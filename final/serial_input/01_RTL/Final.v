==> flow/design.v <==
module Final(
    rst_n,
    clk,
    in_valid,
    weight_valid,
    I,
    W,
	out_valid,
	OUT
);
    input rst_n;
    input clk;
    input in_valid;
    input weight_valid;
    input [127:0] I;
    input [127:0] W;
    output reg  out_valid;
    output reg [12:0] OUT;
    wire clk_gate_invalid;
  reg [9:0] cnt;
  reg [3:0] inputs [0:31];
  reg [3:0] weight [0:31];
   reg [7:0] mul_ans [0:3];
   reg [7:0] mul_ans1 [0:3];
   reg [7:0] mul_ans2 [0:3];
   reg [7:0] mul_ans3 [0:3];
   reg [7:0] mul_ans4 [0:3];
   reg [7:0] mul_ans5 [0:3];
   reg [7:0] mul_ans6 [0:3];
   reg [7:0] mul_ans7 [0:3];
   reg [8:0] add_ans1 [0:3];
   reg [8:0] add_ans2 [0:3];
   reg [8:0] add_ans3 [0:3];
   reg [8:0] add_ans4 [0:3];
   reg [9:0] add_ans5 [0:7];
   reg [10:0] add_ans6 [0:3];
   reg [11:0] add_ans7 [0:1];
   wire enable;
   reg flag;
always @(posedge clk or negedge rst_n) 
begin
  if(~rst_n)
    flag <= 0;
  else if(in_valid)
   flag <= 1;
  else if(out_valid)
   flag <= 0;
  else 
   flag <= flag; 
end
always @(posedge clk or negedge rst_n)  
  begin
    if(~rst_n)
      cnt <= 0;
    else if(in_valid)
      cnt <= 1;  
    else if (flag)
     cnt  <= cnt + 1;   
    else if(out_valid)
     cnt <= 0; 
    else 
     cnt <= cnt;
  end
  integer i,j;
  always @(posedge clk or negedge rst_n)  
  begin
    if (~rst_n)
    begin
     for ( i=0 ;i<32 ;i=i+1 ) 
      begin
        inputs [i] <= 0;  
      end
    end 
   else if (in_valid)
    begin
      inputs[0] <= I[127:124] ;  
      inputs[1] <= I[123:120] ;  
      inputs[2] <= I[119:116] ;  
      inputs[3] <= I[115:112] ;  
      inputs[4] <= I[111:108] ;  
      inputs[5] <= I[107:104] ;  
      inputs[6] <= I[103:100] ;  
      inputs[7] <= I[99:96] ;  
      inputs[8] <= I[95:92] ;  
      inputs[9] <= I[91:88] ;  
      inputs[10] <= I[87:84];  
      inputs[11] <= I[83:80];  
      inputs[12] <= I[79:76];  
      inputs[13] <= I[75:72];  
      inputs[14] <= I[71:68];  
      inputs[15] <= I[67:64];  
      inputs[16] <= I[63:60];  
      inputs[17] <= I[59:56];  
      inputs[18] <= I[55:52];  
      inputs[19] <= I[51:48];  
      inputs[20] <= I[47:44];  
      inputs[21] <= I[43:40];  
      inputs[22] <= I[39:36];  
      inputs[23] <= I[35:32];  
      inputs[24] <= I[31:28];  
      inputs[25] <= I[27:24];  
      inputs[26] <= I[23:20];  
      inputs[27] <= I[19:16];  
      inputs[28] <= I[15:12];  
      inputs[29] <= I[11:8];  
      inputs[30] <= I[7:4];  
      inputs[31] <= I[3:0];  
    end 
   else if (out_valid)
    begin
      for ( i=0 ;i<32 ;i=i+1 ) 
      begin
        inputs[i] <= 0;  
      end
    end 
   else 
   begin
    for ( i=0 ;i<32 ;i=i+1 ) 
    begin
      inputs[i] <= inputs[i] ; 
    end 
  end
   end
  always @(posedge clk or negedge rst_n)  
  begin
    if (~rst_n)
    begin
     for ( j=0 ;j<32 ;j=j+1 ) 
      begin
        weight[j] <= 0;  
      end
    end 
   else if(weight_valid)
    begin
      weight[0] <= W[127:124] ;  
      weight[1] <= W[123:120] ;  
      weight[2] <= W[119:116] ;  
      weight[3] <= W[115:112] ;  
      weight[4] <= W[111:108] ;  
      weight[5] <= W[107:104] ;  
      weight[6] <= W[103:100] ;  
      weight[7] <= W[99:96] ;  
      weight[8] <= W[95:92] ;  
      weight[9] <= W[91:88] ;  
      weight[10] <= W[87:84];  
      weight[11] <= W[83:80];  
      weight[12] <= W[79:76];  
      weight[13] <= W[75:72];  
      weight[14] <= W[71:68];  
      weight[15] <= W[67:64];  
      weight[16] <= W[63:60];  
      weight[17] <= W[59:56];  
      weight[18] <= W[55:52];  
      weight[19] <= W[51:48];  
      weight[20] <= W[47:44];  
      weight[21] <= W[43:40];  
      weight[22] <= W[39:36];  
      weight[23] <= W[35:32];  
      weight[24] <= W[31:28];  
      weight[25] <= W[27:24];  
      weight[26] <= W[23:20];  
      weight[27] <= W[19:16];  
      weight[28] <= W[15:12];  
      weight[29] <= W[11:8];  
      weight[30] <= W[7:4];  
      weight[31] <= W[3:0];  
    end 
  end
 always @(posedge clk or negedge rst_n) 
 begin
 if (~rst_n) 
  begin
  for ( i=0 ;i<3 ; i=i+1) 
   begin
    mul_ans[i]<=0;
    mul_ans1[i]<=0;
    mul_ans2[i]<=0;
    mul_ans3[i]<=0;
    mul_ans4[i]<=0;
    mul_ans5[i]<=0;
    mul_ans6[i]<=0;
    mul_ans7[i]<=0;
   end
  end 
 else if (cnt==1) begin
  mul_ans[0] <=inputs[0] *weight[0]  ;
  mul_ans[1] <=inputs[1] *weight[1]  ;
  mul_ans[2] <=inputs[2] *weight[2]  ;
  mul_ans[3] <=inputs[3] *weight[3]  ;
  mul_ans1[0] <=inputs[4] *weight[4]  ;
  mul_ans1[1] <=inputs[5] *weight[5]  ;
  mul_ans1[2] <=inputs[6] *weight[6]  ;
  mul_ans1[3] <=inputs[7] *weight[7]  ;
  mul_ans2[0] <=inputs[8] *weight[8]  ;
  mul_ans2[1] <=inputs[9] *weight[9]  ;
  mul_ans2[2]<=inputs[10]*weight[10] ;
  mul_ans2[3]<=inputs[11]*weight[11] ;
  mul_ans3[0]<=inputs[12]*weight[12] ;
  mul_ans3[1]<=inputs[13]*weight[13] ;
  mul_ans3[2]<=inputs[14]*weight[14] ;
  mul_ans3[3]<=inputs[15]*weight[15] ;
  mul_ans4[0]<=inputs[16]*weight[16] ;
  mul_ans4[1]<=inputs[17]*weight[17] ;
  mul_ans4[2]<=inputs[18]*weight[18] ;
  mul_ans4[3]<=inputs[19]*weight[19] ;
  mul_ans5[0]<=inputs[20]*weight[20] ;
  mul_ans5[1]<=inputs[21]*weight[21] ;
  mul_ans5[2]<=inputs[22]*weight[22] ;
  mul_ans5[3]<=inputs[23]*weight[23] ;
  mul_ans6[0]<=inputs[24]*weight[24] ;
  mul_ans6[1]<=inputs[25]*weight[25] ;
  mul_ans6[2]<=inputs[26]*weight[26] ;
  mul_ans6[3]<=inputs[27]*weight[27] ;
  mul_ans7[0]<=inputs[28]*weight[28] ;
  mul_ans7[1]<=inputs[29]*weight[29] ;
  mul_ans7[2]<=inputs[30]*weight[30] ;
  mul_ans7[3]<=inputs[31]*weight[31] ;
 end
 else 
 begin
  for ( i=0 ;i<3 ;i=i+1 ) 
  begin
    mul_ans[i]<=0;
    mul_ans1[i]<=0;
    mul_ans2[i]<=0;
    mul_ans3[i]<=0;
    mul_ans4[i]<=0;
    mul_ans5[i]<=0;
    mul_ans6[i]<=0;
    mul_ans7[i]<=0;
  end
 end
 end
always @(posedge clk or negedge rst_n)  
 begin
  if (~rst_n) 
    begin
    for ( i=0 ;i<4 ; i=i+1) 
     begin
      add_ans1[i]<=0;
      add_ans2[i]<=0;
      add_ans3[i]<=0;
      add_ans4[i]<=0;
     end
    end 
    else if (cnt==2) begin
      add_ans1[0] <= mul_ans[0] + mul_ans1[0] ;
      add_ans1[1] <= mul_ans[1] + mul_ans1[1] ;
      add_ans1[2] <= mul_ans[2] + mul_ans1[2] ;
      add_ans1[3] <= mul_ans[3] + mul_ans1[3] ;
      add_ans2[0] <= mul_ans2[0] + mul_ans3[0] ;
      add_ans2[1] <= mul_ans2[1] + mul_ans3[1] ;
      add_ans2[2] <= mul_ans2[2] + mul_ans3[2] ;
      add_ans2[3] <= mul_ans2[3] + mul_ans3[3] ;
      add_ans3[0] <= mul_ans4[0] + mul_ans5[0] ;
      add_ans3[1] <= mul_ans4[1] + mul_ans5[1] ;
      add_ans3[2]<= mul_ans4[2] + mul_ans5[2] ;
      add_ans3[3]<= mul_ans4[3] + mul_ans5[3] ;
      add_ans4[0]<= mul_ans6[0] + mul_ans7[0] ;
      add_ans4[1]<= mul_ans6[1] + mul_ans7[1] ;
      add_ans4[2]<= mul_ans6[2] + mul_ans7[2] ;
      add_ans4[3]<= mul_ans6[3] + mul_ans7[3] ;
    end
  else 
  begin
   for ( i=0 ;i<16 ;i=i+1 ) 
   begin
      add_ans1[i]  <= add_ans1[i] ;
      add_ans2[i]  <= add_ans2[i] ;
      add_ans3[i]  <= add_ans3[i] ;
      add_ans4[i]  <= add_ans4[i] ;
   end
  end
 end
always @(posedge clk or negedge rst_n)  
 begin
  if (~rst_n) 
    begin
    for ( i=0 ;i<8 ; i=i+1) 
     begin
      add_ans5[i]<=0;
     end
    end 
   else if (cnt==3) begin
      add_ans5[0] <= add_ans1[0] + add_ans2[0] ;
      add_ans5[1] <= add_ans1[1] + add_ans2[1] ;
      add_ans5[2] <= add_ans1[2] + add_ans2[2] ;
      add_ans5[3] <= add_ans1[3] + add_ans2[3] ;
      add_ans5[4] <= add_ans3[0] + add_ans4[0] ;
      add_ans5[5] <= add_ans3[1] + add_ans4[1] ;
      add_ans5[6] <= add_ans3[2] + add_ans4[2] ;
      add_ans5[7] <= add_ans3[3] + add_ans4[3] ;
    end
 else 
  begin
   for ( i=0 ;i<8 ;i=i+1 ) 
   begin
      add_ans5[i]  <= add_ans5[i] ;
   end
  end
 end
always @(posedge clk or negedge rst_n)  
 begin
  if (~rst_n) 
    begin
    for ( i=0 ;i<4 ; i=i+1) 
     begin
      add_ans6[i]<=0;
     end
    end 
   else if (cnt==4) begin
      add_ans6[0] <= add_ans5[0] + add_ans5[4] ;
      add_ans6[1] <= add_ans5[1] + add_ans5[5] ;
      add_ans6[2] <= add_ans5[2] + add_ans5[6] ;
      add_ans6[3] <= add_ans5[3] + add_ans5[7] ;
    end
 else 
  begin
   for ( i=0 ;i<4 ;i=i+1 ) 
   begin
      add_ans6[i]  <= add_ans6[i] ;
   end
  end
 end
always @(posedge clk or negedge rst_n)  
 begin
  if (~rst_n) 
    begin
    for ( i=0 ;i<2 ; i=i+1) 
     begin
      add_ans7[i]<=0;
     end
    end 
   else if (cnt==5) begin
      add_ans7[0] <= add_ans6[0] + add_ans6[2] ;
      add_ans7[1] <= add_ans6[1] + add_ans6[3] ;
    end
 else 
  begin
   for ( i=0 ;i<2 ;i=i+1 ) 
   begin
      add_ans7[i]  <= add_ans7[i] ;
   end
  end
 end
  always @(posedge clk or negedge rst_n)
  begin
    if (~rst_n)
      out_valid <= 0;
    else if (cnt==6) 
      out_valid <=1;
    else
         out_valid <= 0;
  end
always @(posedge clk or negedge rst_n)
  begin
    if (~rst_n)
      OUT <= 0;
    else if(cnt==6)
       OUT <= add_ans7[0] + add_ans7[1]; 
    else 
        OUT <= 0;
  end
endmodule
Tool chain data of Final
What the tools print for Final, step after step.
Lines are those of the file above, counted from 1.
Library cell names are shortened.
{"block": "inputs", "design": "Final", "clock": "clk", "lib": "sky130hd", "corner": "tt_025C_1v80"}

Word level
Source: Yosys, flattened and elaborated. Widths are those after wreduce. Registers that Yosys merges into a memory's read port (data or address) are not register bits. Print and check cells do not count. Equal cells are merged and count once.
{"block": "classes", "n_mux": 64, "multipliers": 32, "n_eq": 6, "n_reduce_logical": 3, "add_sub_neg": 32}
{"block": "ops", "op": "multiplier 4 x 4 -> 8 bit", "n": 32}
{"block": "ops", "op": "two-way mux 8 bit", "n": 24}
{"block": "ops", "op": "adder 8 x 8 -> 9 bit", "n": 16}
{"block": "ops", "op": "two-way mux 4 bit", "n": 33}
{"block": "ops", "op": "adder 9 x 9 -> 10 bit", "n": 8}
{"block": "ops", "op": "adder 10 x 10 -> 11 bit", "n": 4}
{"block": "ops", "op": "equality test 10 x 3 -> 1 bit (second input constant)", "n": 3}
{"block": "ops", "op": "two-way mux 10 bit", "n": 3}
{"block": "ops", "op": "adder 11 x 11 -> 12 bit", "n": 2}
{"block": "ops", "op": "equality test 10 x 2 -> 1 bit (second input constant)", "n": 2}
{"block": "ops", "op": "adder 12 x 12 -> 13 bit", "n": 1}
{"block": "ops", "op": "two-way mux 13 bit", "n": 1}
{"block": "ops", "op": "adder 10 x 1 -> 10 bit (second input constant)", "n": 1}
{"block": "ops", "op": "equality test 10 x 1 -> 1 bit (second input constant)", "n": 1}
{"block": "ops", "op": "nonzero test 3 bit", "n": 1}
{"block": "ops", "op": "two-way mux 1 bit", "n": 3}
{"block": "ops", "op": "AND reduction 2 bit", "n": 1}
{"block": "ops", "op": "nonzero test 2 bit", "n": 1}
{"block": "word_totals", "input_bits": 260, "register_bits": 829, "elab_cells": 267}

Longest topological paths
Yosys ltp: most cells in a row. Word level: on the elaborated netlist, between registers, memories and ports. Mapped: between sequential cells and ports; inverters and the memories' decode and read muxes count.
{"block": "depth", "word_depth": 3, "ABC_AREA": 0, "ltp_mapped": 11, "depth_no_buf": 11}

Netlist
Source: synth_stat.txt of the flow (Yosys; design flattened, memories mapped). It holds for the ABC_AREA given above (unset counts as 0); a run with the other value may have another netlist.
{"block": "types", "cell": "dfrtp_1", "n": 765, "area_total_um2": 1.91E+04}
{"block": "types", "cell": "ha_1", "n": 662, "area_total_um2": 8.28E+03}
{"block": "types", "cell": "fa_1", "n": 159, "area_total_um2": 3.18E+03}
{"block": "types", "cell": "and2_1", "n": 420, "area_total_um2": 2627.52}
{"block": "types", "cell": "nand2_1", "n": 612, "area_total_um2": 2.3E+03}
{"block": "types", "cell": "o21ai_0", "n": 459, "area_total_um2": 2.3E+03}
{"block": "types", "cell": "edfxtp_1", "n": 64, "area_total_um2": 1.92E+03}
{"block": "types", "cell": "mux2_2", "n": 132, "area_total_um2": 1.49E+03}
{"block": "types", "cell": "inv_1", "n": 345, "area_total_um2": 1.29E+03}
{"block": "types", "cell": "xor2_1", "n": 145, "area_total_um2": 1.27E+03}
{"block": "types", "cell": "xnor2_1", "n": 140, "area_total_um2": 1.23E+03}
{"block": "types", "cell": "a21o_1", "n": 142, "area_total_um2": 1.07E+03}
{"block": "types", "cell": "a21oi_1", "n": 205, "area_total_um2": 1.03E+03}
{"block": "types", "cell": "nand2b_1", "n": 153, "area_total_um2": 957.168}
{"block": "types", "cell": "nor2_1", "n": 238, "area_total_um2": 893.357}
{"block": "types", "cell": "clkbuf_1", "n": 129, "area_total_um2": 484.214}
{"block": "types", "cell": "o21bai_1", "n": 54, "area_total_um2": 405.389}
{"block": "types", "cell": "o21a_1", "n": 47, "area_total_um2": 352.838}
Other cell types: 39; their cells: 349.
{"block": "synth_totals", "ffs": 829, "cell_count": 5220, "sequential_area_um2": 21065.2, "area_um2": 52736.8, "buf_cells": 146}

Worst setup path after synthesis
Source: OpenSTA report_checks on the synthesized netlist (no wires, ideal clock, input and output delay 20% of the period each), path of least setup slack; recovery checks are left aside. Register names are those of the netlist, which keeps one name where synthesis merged equal registers.
{"block": "synth_timing", "kind": "reg2reg", "start": "register cnt[7]", "end": "register mul_ans1[3][0]", "setup_time_ps": 429, "period_ps": 5020, "t_required_ps": 4591, "n_path_buf": 2, "t_arrival_ps": 3229, "t_first_pin_ps": 0, "delay_ps": 3658, "path_stages": 7, "slack_ps": 1362, "synth_period_reached_ps": 3658}
"delay_ps" = arrival - input delay + setup time.
"path_stages": output pins that drive a net of the path, with the launching flip-flop's if there is one; two outputs of one cell count as two.
"synth_period_reached_ps" = period - worst setup slack (recovery checks aside). The figure is calculated, with input and output delays left at 20% of the set period.
Between the ends stands the longest chain of elaborated cells between them, by number of cells; it is not shown to be the way that was timed. Of several equally long chains one is given.
Each line given opens the expression or statement behind the cell; cells for indexed reads and writes are added by Yosys, which also makes memories of some case tables.
A register here has more assigning lines than the two given.
{"block": "synth_via", "path_cell_list": "dfrtp_1 or4_4 nor3_4 and3_1 buf_2 clkbuf_1 and2_1", "elab_chain_cells": 2}
{"block": "synth_lines", "item": "start: declaration", "line_no": 20, "text": "reg [9:0] cnt;"}
{"block": "synth_lines", "item": "start: assignment", "line_no": 58, "text": "cnt  <= cnt + 1;"}
{"block": "synth_lines", "item": "start: assignment", "line_no": 62, "text": "cnt <= cnt;"}
{"block": "synth_lines", "item": "equality test 10 x 1 -> 1 bit", "line_no": 185, "text": "else if (cnt==1) begin"}
{"block": "synth_lines", "item": "AND reduction 2 bit"}
{"block": "synth_lines", "item": "end: assignment", "line_no": 193, "text": "mul_ans1[3] <=inputs[7] *weight[7]  ;"}
{"block": "synth_lines", "item": "end: declaration", "line_no": 24, "text": "reg [7:0] mul_ans1 [0:3];"}

Path in the finished layout
Path of least setup slack in the final report of run 2 (OpenROAD, finished layout, wires in). Where an end is a register, its clock arrival counts in the times.
The report prints the path's times to 10 ps; the period is as set.
{"block": "layout_timing", "kind": "reg2reg", "start": "register inputs[18][1]", "end": "register mul_ans4[2][7]", "setup_time_ps": 150, "path_stages": 12, "t_arrival_ps": 3650, "n_path_buf": 0, "t_required_ps": 3130, "slack_ps": -520, "period_ps": 2610, "t_first_pin_ps": 660}
Between the ends stands the longest chain of elaborated cells between them, by number of cells; it is not shown to be the way that was timed. Of several equally long chains one is given.
A register here has more assigning lines than the two given.
{"block": "layout_via", "path_cell_list": "dfrtp_1 nand2_1 fa_1 inv_1 fa_1 ha_1 a21o_1 a21oi_2 o21bai_1 a21oi_2 xor2_1 nor2_1", "elab_chain_cells": 2}
{"block": "layout_lines", "item": "start: declaration", "line_no": 21, "text": "reg [3:0] inputs [0:31];"}
{"block": "layout_lines", "item": "start: assignment", "line_no": 71, "text": "inputs [i] <= 0;"}
{"block": "layout_lines", "item": "start: assignment", "line_no": 94, "text": "inputs[18] <= I[55:52];"}
{"block": "layout_lines", "item": "multiplier 4 x 4 -> 8 bit", "line_no": 204, "text": "mul_ans4[2]<=inputs[18]*weight[18] ;"}
{"block": "layout_lines", "item": "two-way mux 8 bit", "line_no": 185, "text": "else if (cnt==1) begin"}
{"block": "layout_lines", "item": "end: assignment", "line_no": 179, "text": "mul_ans4[i]<=0;"}
{"block": "layout_lines", "item": "end: assignment", "line_no": 204}
{"block": "layout_lines", "item": "end: declaration", "line_no": 27, "text": "reg [7:0] mul_ans4 [0:3];"}

Memo
Re: implementation data of Final

Settings and measured results of 2 stored flow runs for module Final (sky130hd), not sorted in any way. The constraints put input and output delay at 20% of the set period each and load the outputs with 0.01 pF.
"achieved_period_ps" is the run's clock period less its worst setup slack. It is reckoned from that one timing run; input and output delays stay at 20% of the period that was set.
"worst_path_ps": the worst setup path's part of the clock period (all of it between registers, 20% less for each end at a port) less its slack. A launch clock that arrives late makes it longer, a capture clock that arrives late makes it shorter.
"power_mw" rests on the timing tool's default activity at the inputs, not on a simulated workload.
"worst_path_ps" is known to 10 ps.

{"run": "run 1", "settings": { "period_ns": 3.27, "CORE_UTILIZATION": 68, "SETUP_SLACK_MARGIN": 0.48, "PLACE_DENSITY_LB_ADDON": 0.02, "HOLD_SLACK_MARGIN": 0.03, "CELL_PAD_IN_SITES_GLOBAL_PLACEMENT": 1, "CELL_PAD_IN_SITES_DETAIL_PLACEMENT": 2, "GPL_TIMING_DRIVEN": 1, "GPL_ROUTABILITY_DRIVEN": 1, "SLEW_MARGIN": 20, "CAP_MARGIN": 20, "CORE_MARGIN": 2 }, "outcome": "no final report: placement broke off with a tool error"}
{"run": "run 2", "settings": { "period_ns": 2.61, "CORE_UTILIZATION": 18, "PLACE_DENSITY": 0.59, "CORE_MARGIN": 4, "CELL_PAD_IN_SITES_DETAIL_PLACEMENT": 2, "GPL_ROUTABILITY_DRIVEN": 1, "CTS_CLUSTER_SIZE": 23, "CTS_CLUSTER_DIAMETER": 125, "CAP_MARGIN": 20, "SLEW_MARGIN": 20 }, "results": { "worst_hold_slack_ps": 332, "layout_utilization_pct": 22.8, "achieved_period_ps": 3130, "setup_worst_slack_ps": -520, "dieArea_um2": 301709.0, "setup_tns_ps": -21031, "worst_path_ps": 3130, "worstPathKind": "reg2reg", "synth_chip_area_um2": 52736.8, "final_stdcell_area_um2": 66304.8, "power_mw": 49.270 }}
