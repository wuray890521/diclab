==> flow/design.v <==
module Convolution(
        clk,
        rst_n,
        in_valid,
        weight_valid,
        In_IFM_1,
        In_IFM_2,
        In_IFM_3,
        In_IFM_4,
        In_IFM_5,
        In_IFM_6,
        In_IFM_7,
        In_IFM_8,
        In_IFM_9,
        In_Weight_1,
        In_Weight_2,
        In_Weight_3,
        In_Weight_4,
        In_Weight_5,
        In_Weight_6,
        In_Weight_7,
        In_Weight_8,
        In_Weight_9,
        out_valid, 
        Out_OFM
);
        input clk, rst_n, in_valid, weight_valid;
        input [7:0]In_IFM_1;
        input [7:0]In_IFM_2;
        input [7:0]In_IFM_3;
        input [7:0]In_IFM_4;
        input [7:0]In_IFM_5;
        input [7:0]In_IFM_6;
        input [7:0]In_IFM_7;
        input [7:0]In_IFM_8;
        input [7:0]In_IFM_9;
        input [7:0]In_Weight_1;
        input [7:0]In_Weight_2;
        input [7:0]In_Weight_3;
        input [7:0]In_Weight_4;
        input [7:0]In_Weight_5;
        input [7:0]In_Weight_6;
        input [7:0]In_Weight_7;
        input [7:0]In_Weight_8;
        input [7:0]In_Weight_9;
        output reg out_valid;
        output reg [20:0] Out_OFM;
        reg [2:0] state_cs, state_ns;
        parameter IDLE = 3'd0;
        parameter IN_DATA = 3'd1;
        parameter EXE = 3'd2;
        reg [7:0]IFM_1;
        reg [7:0]IFM_2;
        reg [7:0]IFM_3;
        reg [7:0]IFM_4;
        reg [7:0]IFM_5;
        reg [7:0]IFM_6;
        reg [7:0]IFM_7;
        reg [7:0]IFM_8;
        reg [7:0]IFM_9;
        reg [7:0]Weight_1;
        reg [7:0]Weight_2;
        reg [7:0]Weight_3;
        reg [7:0]Weight_4;
        reg [7:0]Weight_5;
        reg [7:0]Weight_6;
        reg [7:0]Weight_7;
        reg [7:0]Weight_8;
        reg [7:0]Weight_9;
        reg [4:0] count_out;
always@(posedge clk or negedge rst_n) begin
        if(!rst_n)
                state_cs <= IDLE;
        else
                state_cs <= state_ns;
end
always@(*) begin
        case(state_cs)
        IDLE:
                begin
                if(in_valid)
                        state_ns = EXE;
                else
                        state_ns = IDLE;
                end
        IN_DATA:
                begin
                state_ns = EXE;
                end
        EXE:
                begin
                if(count_out == 24)
                        state_ns = IDLE;
                else
                        state_ns = EXE;
                end
        default:
        state_ns = IDLE;
        endcase
end
always@(posedge clk or negedge rst_n) begin
        if(!rst_n) begin
                Weight_1 <= 0 ;
                Weight_2 <= 0 ;
                Weight_3 <= 0 ;
                Weight_4 <= 0 ;
                Weight_5 <= 0 ;
                Weight_6 <= 0 ;
                Weight_7 <= 0 ;
                Weight_8 <= 0 ;
                Weight_9 <= 0 ;
        end
        else if(weight_valid) begin
                Weight_1 <= In_Weight_1;
                Weight_2 <= In_Weight_2;
                Weight_3 <= In_Weight_3;
                Weight_4 <= In_Weight_4;
                Weight_5 <= In_Weight_5;
                Weight_6 <= In_Weight_6;
                Weight_7 <= In_Weight_7;
                Weight_8 <= In_Weight_8;
                Weight_9 <= In_Weight_9;
        end
end
always@(posedge clk or negedge rst_n) begin
        if(!rst_n) begin
                IFM_1  <= 0;
                IFM_2  <= 0;
                IFM_3  <= 0;
                IFM_4  <= 0;
                IFM_5  <= 0;
                IFM_6  <= 0;
                IFM_7  <= 0;
                IFM_8  <= 0;
                IFM_9  <= 0;
        end
        else if(in_valid) begin
                IFM_1  <= In_IFM_1 ;
                IFM_2  <= In_IFM_2 ;
                IFM_3  <= In_IFM_3 ;
                IFM_4  <= In_IFM_4 ;
                IFM_5  <= In_IFM_5 ;
                IFM_6  <= In_IFM_6 ;
                IFM_7  <= In_IFM_7 ;
                IFM_8  <= In_IFM_8 ;
                IFM_9  <= In_IFM_9 ;
        end
end
always@(posedge clk or negedge rst_n) begin
        if(!rst_n)
                count_out <= 0;
        else if(state_cs == EXE)
                count_out <= count_out + 1;
        else
                count_out <= 0;
end
always@(posedge clk or negedge rst_n) begin
        if(!rst_n)
                out_valid <= 0;
        else if(state_cs == EXE)
                out_valid <= 1;
        else
                out_valid <= 0;
end
always@(posedge clk or negedge rst_n) begin
        if(!rst_n)
                Out_OFM <= 0;
        else if(state_cs == EXE) begin
                Out_OFM <= IFM_1*Weight_1+IFM_2*Weight_2+IFM_3*Weight_3+IFM_4*Weight_4+IFM_5*Weight_5+IFM_6*Weight_6+IFM_7*Weight_7+IFM_8*Weight_8+IFM_9*Weight_9;
        end
        else
                Out_OFM <= 0;
end
endmodule
==> Step by step through the tools: Convolution <==
Tool output for the design above, in the order of the flow.
Line numbers count from 1 in the design file above.
{ "design": {"design": "Convolution", "clk_port": "clk", "cell_library": "sky130hd", "pvt_corner": "tt_025C_1v80"} }

==> Word level <==
Counts by Yosys on the flattened word-level netlist (proc, flatten, opt, wreduce; memories kept). Register bits leave out memories and registers merged into their read ports (data or address); mux counts leave out enables and synchronous resets folded into registers. Print and check cells are left out. Cells with the same type and inputs are merged into one.
{ "word_totals": {"reg_bits": 173, "input_bits": 148, "output_inout_bits": 22, "elab_cells": 50} }
{ "op_classes": {"add_sub_neg": 9, "mul": 9, "n_eq": 3, "mux": 6, "n_reduce_logical": 1} }
{ "ops": {"columns": ["cell", "count"], "rows": [
  ["8-bit by 8-bit multiplier with 16-bit output", 9],
  ["21-bit by 16-bit adder with 21-bit output", 3],
  ["20-bit by 16-bit adder with 21-bit output", 1],
  ["21-bit 2-to-1 mux", 1],
  ["19-bit by 16-bit adder with 20-bit output", 1],
  ["18-bit by 16-bit adder with 19-bit output", 1],
  ["17-bit by 16-bit adder with 18-bit output", 1],
  ["16-bit by 16-bit adder with 17-bit output", 1],
  ["2-bit parallel mux with 3-bit select", 1],
  ["5-bit by 1-bit adder with 5-bit output with constant B", 1],
  ["5-bit == test with constant B", 1],
  ["5-bit 2-to-1 mux", 1],
  ["2-bit 2-to-1 mux", 2],
  ["3-bit logical NOT", 1],
  ["2-bit by 1-bit == test with 1-bit output with constant B", 1],
  ["2-bit == test with constant B", 1],
  ["1-bit 2-to-1 mux", 1]
]} }

==> Depth <==
Depth = most cells in a row (Yosys ltp): at word level without a register or memory, in the mapped netlist without a sequential cell, where the memories' decode and read muxes count.
{ "depth": {"depth_word": 10, "abc_area": 0, "mapped_depth": 27, "ltp_nobuf": 27} }

==> After synthesis <==
Yosys stat after the flow's synthesis: flattened, memories mapped to cells. It holds for the ABC_AREA given above (unset counts as 0); a run with the other value may have another netlist.
The area totals of this step are shown rounded.
{ "synth_totals": {"cells": 2543, "area_mm2": 0.0267, "seq_area_mm2": 0.00433, "flip_flops": 173, "buf_cells": 45} }
{ "by_type": {"columns": ["cell", "count", "type_area_um2"], "rows": [
  ["sky130_fd_sc_hd__fa_1", 543, 1.09E+04],
  ["sky130_fd_sc_hd__dfrtp_1", 172, 4.3E+03],
  ["sky130_fd_sc_hd__ha_1", 260, 3253.12],
  ["sky130_fd_sc_hd__inv_1", 672, 2.52E+03],
  ["sky130_fd_sc_hd__and2_1", 390, 2439.84],
  ["sky130_fd_sc_hd__mux2_2", 144, 1.62E+03],
  ["sky130_fd_sc_hd__nand2_1", 209, 784.502],
  ["sky130_fd_sc_hd__clkbuf_1", 31, 116.362],
  ["sky130_fd_sc_hd__a21oi_1", 18, 90.086],
  ["sky130_fd_sc_hd__nor2_1", 19, 71.318],
  ["sky130_fd_sc_hd__buf_2", 14, 70.067],
  ["sky130_fd_sc_hd__mux2i_1", 5, 50.048],
  ["sky130_fd_sc_hd__xnor2_1", 5, 43.792],
  ["sky130_fd_sc_hd__nand3_1", 8, 40.038],
  ["sky130_fd_sc_hd__xor2_1", 4, 35.034],
  ["sky130_fd_sc_hd__a21o_1", 4, 30.029],
  ["sky130_fd_sc_hd__o21ai_0", 6, 30.029],
  ["sky130_fd_sc_hd__dfstp_2", 1, 26.275]
]} }
Not listed: further types 27, cells in them 38.

==> Timing after synthesis <==
Path of least setup slack by OpenSTA after synthesis, without wires, with an ideal clock, recovery checks aside; 20% of the period is set as input and as output delay. Where synthesis merged equal registers, the netlist keeps one of their names.
{ "synth_timing": {"path_type": "reg-to-reg", "start": "reg Weight_8[2]", "end": "reg Out_OFM[17]", "tclk_ns": 9.7, "setup_time_ns": 0.079, "t_first_pin_ns": 0.000, "t_arrival_ns": 7.138, "required_ns": 9.621, "setup_slack_ns": 2.483, "path_delay_ns": 7.217, "path_stages": 26, "path_buffers": 1, "period_less_setup_slack_ns": 7.217} }
"path_delay_ns" is the arrival time less input delay plus setup time.
"path_stages": output pins that drive a net of the path, with the launching flip-flop's if there is one; two outputs of one cell count as two.
"period_less_setup_slack_ns" is the clock period less the worst setup slack; recovery checks do not enter. This is arithmetic on one report: input and output delays are still those of the set period (20% each).
The rows between start and end are the longest chain of elaborated cells between them; the timing report does not say that the signal goes this way. Where chains are equally long, one stands for them.
Each line given opens the expression or statement behind the cell; cells for indexed reads and writes are added by Yosys, which also makes memories of some case tables.
At most two assigning lines are given for a register; there are more.
{ "synth_via": {"cell_sequence": "sky130_fd_sc_hd__dfrtp_1 > sky130_fd_sc_hd__clkbuf_1 > sky130_fd_sc_hd__nand2_1 > sky130_fd_sc_hd__fa_1 > sky130_fd_sc_hd__inv_1 > sky130_fd_sc_hd__fa_1 > sky130_fd_sc_hd__inv_1 > sky130_fd_sc_hd__fa_1 > sky130_fd_sc_hd__inv_1 > sky130_fd_sc_hd__fa_1 > sky130_fd_sc_hd__inv_1 > sky130_fd_sc_hd__fa_1 > sky130_fd_sc_hd__fa_1 > sky130_fd_sc_hd__inv_1 > sky130_fd_sc_hd__fa_1 > sky130_fd_sc_hd__inv_1 > sky130_fd_sc_hd__fa_1 > sky130_fd_sc_hd__inv_1 > sky130_fd_sc_hd__fa_1 > sky130_fd_sc_hd__fa_1 > sky130_fd_sc_hd__ha_1 > sky130_fd_sc_hd__nand3_2 > sky130_fd_sc_hd__o211a_1 > sky130_fd_sc_hd__or3_1 > sky130_fd_sc_hd__nand3b_1 > sky130_fd_sc_hd__mux2i_1", "elab_chain_cells": 4, "cone_cells": 4, "cone_lines": 2, "cone_classes": "add/sub: 2; mul: 1; mux: 1"} }
{ "synth_rtl": {"columns": ["item", "line", "source"], "rows": [
  ["start, declared", 68, "reg [7:0]Weight_8;"],
  ["start, assigned", 110, "Weight_8 <= 0 ;"],
  ["start, assigned", 121, "Weight_8 <= In_Weight_8;"],
  ["8-bit by 8-bit multiplier with 16-bit output", 169, "Out_OFM <= IFM_1*Weight_1+IFM_2*Weight_2+IFM_3*Weight_3+IFM_4*Weight_4+IFM_5*Weight_5+IFM_6*Weight_6+IFM_7*Wei ..."],
  ["21-bit by 16-bit adder with 21-bit output (2 in a row)", 169, null],
  ["21-bit 2-to-1 mux", 168, "else if(state_cs == EXE) begin"],
  ["end, assigned", 167, "Out_OFM <= 0;"],
  ["end, assigned", 169, null],
  ["end, declared", 47, "output reg [20:0] Out_OFM;"]
]} }

==> Timing after layout <==
From the final timing report of run B: the path of least setup slack in the routed layout; clock arrival at registers is part of the times.
{ "layout_timing": {"path_type": "reg-to-reg", "start": "reg IFM_9[5]", "end": "reg Out_OFM[19]", "tclk_ns": 12.8, "setup_time_ns": 0.11, "t_first_pin_ns": 0.54, "t_arrival_ns": 8.36, "required_ns": 13.23, "setup_slack_ns": 4.87, "path_stages": 24, "path_buffers": 0} }
The rows between start and end are the longest chain of elaborated cells between them; the timing report does not say that the signal goes this way. Where chains are equally long, one stands for them.
At most two assigning lines are given for a register; there are more.
{ "layout_via": {"cell_sequence": "sky130_fd_sc_hd__dfrtp_1 > sky130_fd_sc_hd__and2_1 > sky130_fd_sc_hd__fa_1 > sky130_fd_sc_hd__inv_1 > sky130_fd_sc_hd__fa_1 > sky130_fd_sc_hd__inv_1 > sky130_fd_sc_hd__fa_1 > sky130_fd_sc_hd__fa_1 > sky130_fd_sc_hd__fa_1 > sky130_fd_sc_hd__inv_1 > sky130_fd_sc_hd__fa_1 > sky130_fd_sc_hd__inv_1 > sky130_fd_sc_hd__fa_1 > sky130_fd_sc_hd__fa_1 > sky130_fd_sc_hd__fa_1 > sky130_fd_sc_hd__inv_1 > sky130_fd_sc_hd__fa_1 > sky130_fd_sc_hd__inv_1 > sky130_fd_sc_hd__ha_1 > sky130_fd_sc_hd__a21oi_1 > sky130_fd_sc_hd__o21ai_0 > sky130_fd_sc_hd__a221o_1 > sky130_fd_sc_hd__a31oi_2 > sky130_fd_sc_hd__mux2i_1", "elab_chain_cells": 3, "cone_cells": 3, "cone_lines": 2, "cone_classes": "add/sub: 1; mul: 1; mux: 1"} }
{ "layout_rtl": {"columns": ["item", "line", "source"], "rows": [
  ["start, declared", 60, "reg [7:0]IFM_9;"],
  ["start, assigned", 135, "IFM_9  <= 0;"],
  ["start, assigned", 146, "IFM_9  <= In_IFM_9 ;"],
  ["8-bit by 8-bit multiplier with 16-bit output", 169, "Out_OFM <= IFM_1*Weight_1+IFM_2*Weight_2+IFM_3*Weight_3+IFM_4*Weight_4+IFM_5*Weight_5+IFM_6*Weight_6+IFM_7*Wei ..."],
  ["21-bit by 16-bit adder with 21-bit output", 169, null],
  ["21-bit 2-to-1 mux", 168, "else if(state_cs == EXE) begin"],
  ["end, assigned", 167, "Out_OFM <= 0;"],
  ["end, assigned", 169, null],
  ["end, declared", 47, "output reg [20:0] Out_OFM;"]
]} }

Data sheet: physical implementation of Convolution

Convolution through Yosys and OpenROAD on sky130hd: 2 stored runs, unordered, with their settings and measured results. The constraints put input and output delay at 20% of the set period each and load the outputs with 0.01 pF.
"clock period achieved" is the run's clock period less its worst setup slack. It is reckoned from that one timing run; input and output delays stay at 20% of the period that was set.
By "time used up by the worst setup path" is meant the share of the clock period that the worst setup path is allowed (20% is reserved at inputs, 20% at outputs), minus its slack. Clock arrival times at its registers enter into it.
The measured numbers are rounded.

==> run A: settings <==
{ "period_ns": 5.37, "CORE_UTILIZATION": 70, "PLACE_DENSITY": 0.43, "HOLD_SLACK_MARGIN": -0.08, "CORE_MARGIN": 2, "CELL_PAD_IN_SITES_GLOBAL_PLACEMENT": 1, "CELL_PAD_IN_SITES_DETAIL_PLACEMENT": 2, "CTS_CLUSTER_SIZE": 59, "CAP_MARGIN": 15, "SLEW_MARGIN": 35 }
==> run A: results <==
stopped before the end: placement reported a tool error

==> run B: settings <==
{ "period_ns": 12.8, "CORE_UTILIZATION": 22, "PLACE_DENSITY_LB_ADDON": 0.18, "CORE_ASPECT_RATIO": 1.25, "GPL_ROUTABILITY_DRIVEN": 0, "CTS_CLUSTER_SIZE": 96, "CAP_MARGIN": 20, "CORE_MARGIN": 2, "SLEW_MARGIN": 20 }
==> run B: results <==
utilization in the final report: 25.7%
worst hold slack after layout: 0.494 ns
standard-cell area of the final layout: 0.03083 mm2
smallest setup slack: 4.869 ns
total negative slack: 0.000 ns
netlist area reported by Yosys: 0.0267 mm2
time used up by the worst setup path: 7.93 ns
critical path kind: reg-to-reg
total die area: 0.1242 mm2
clock period achieved: 7.931 ns
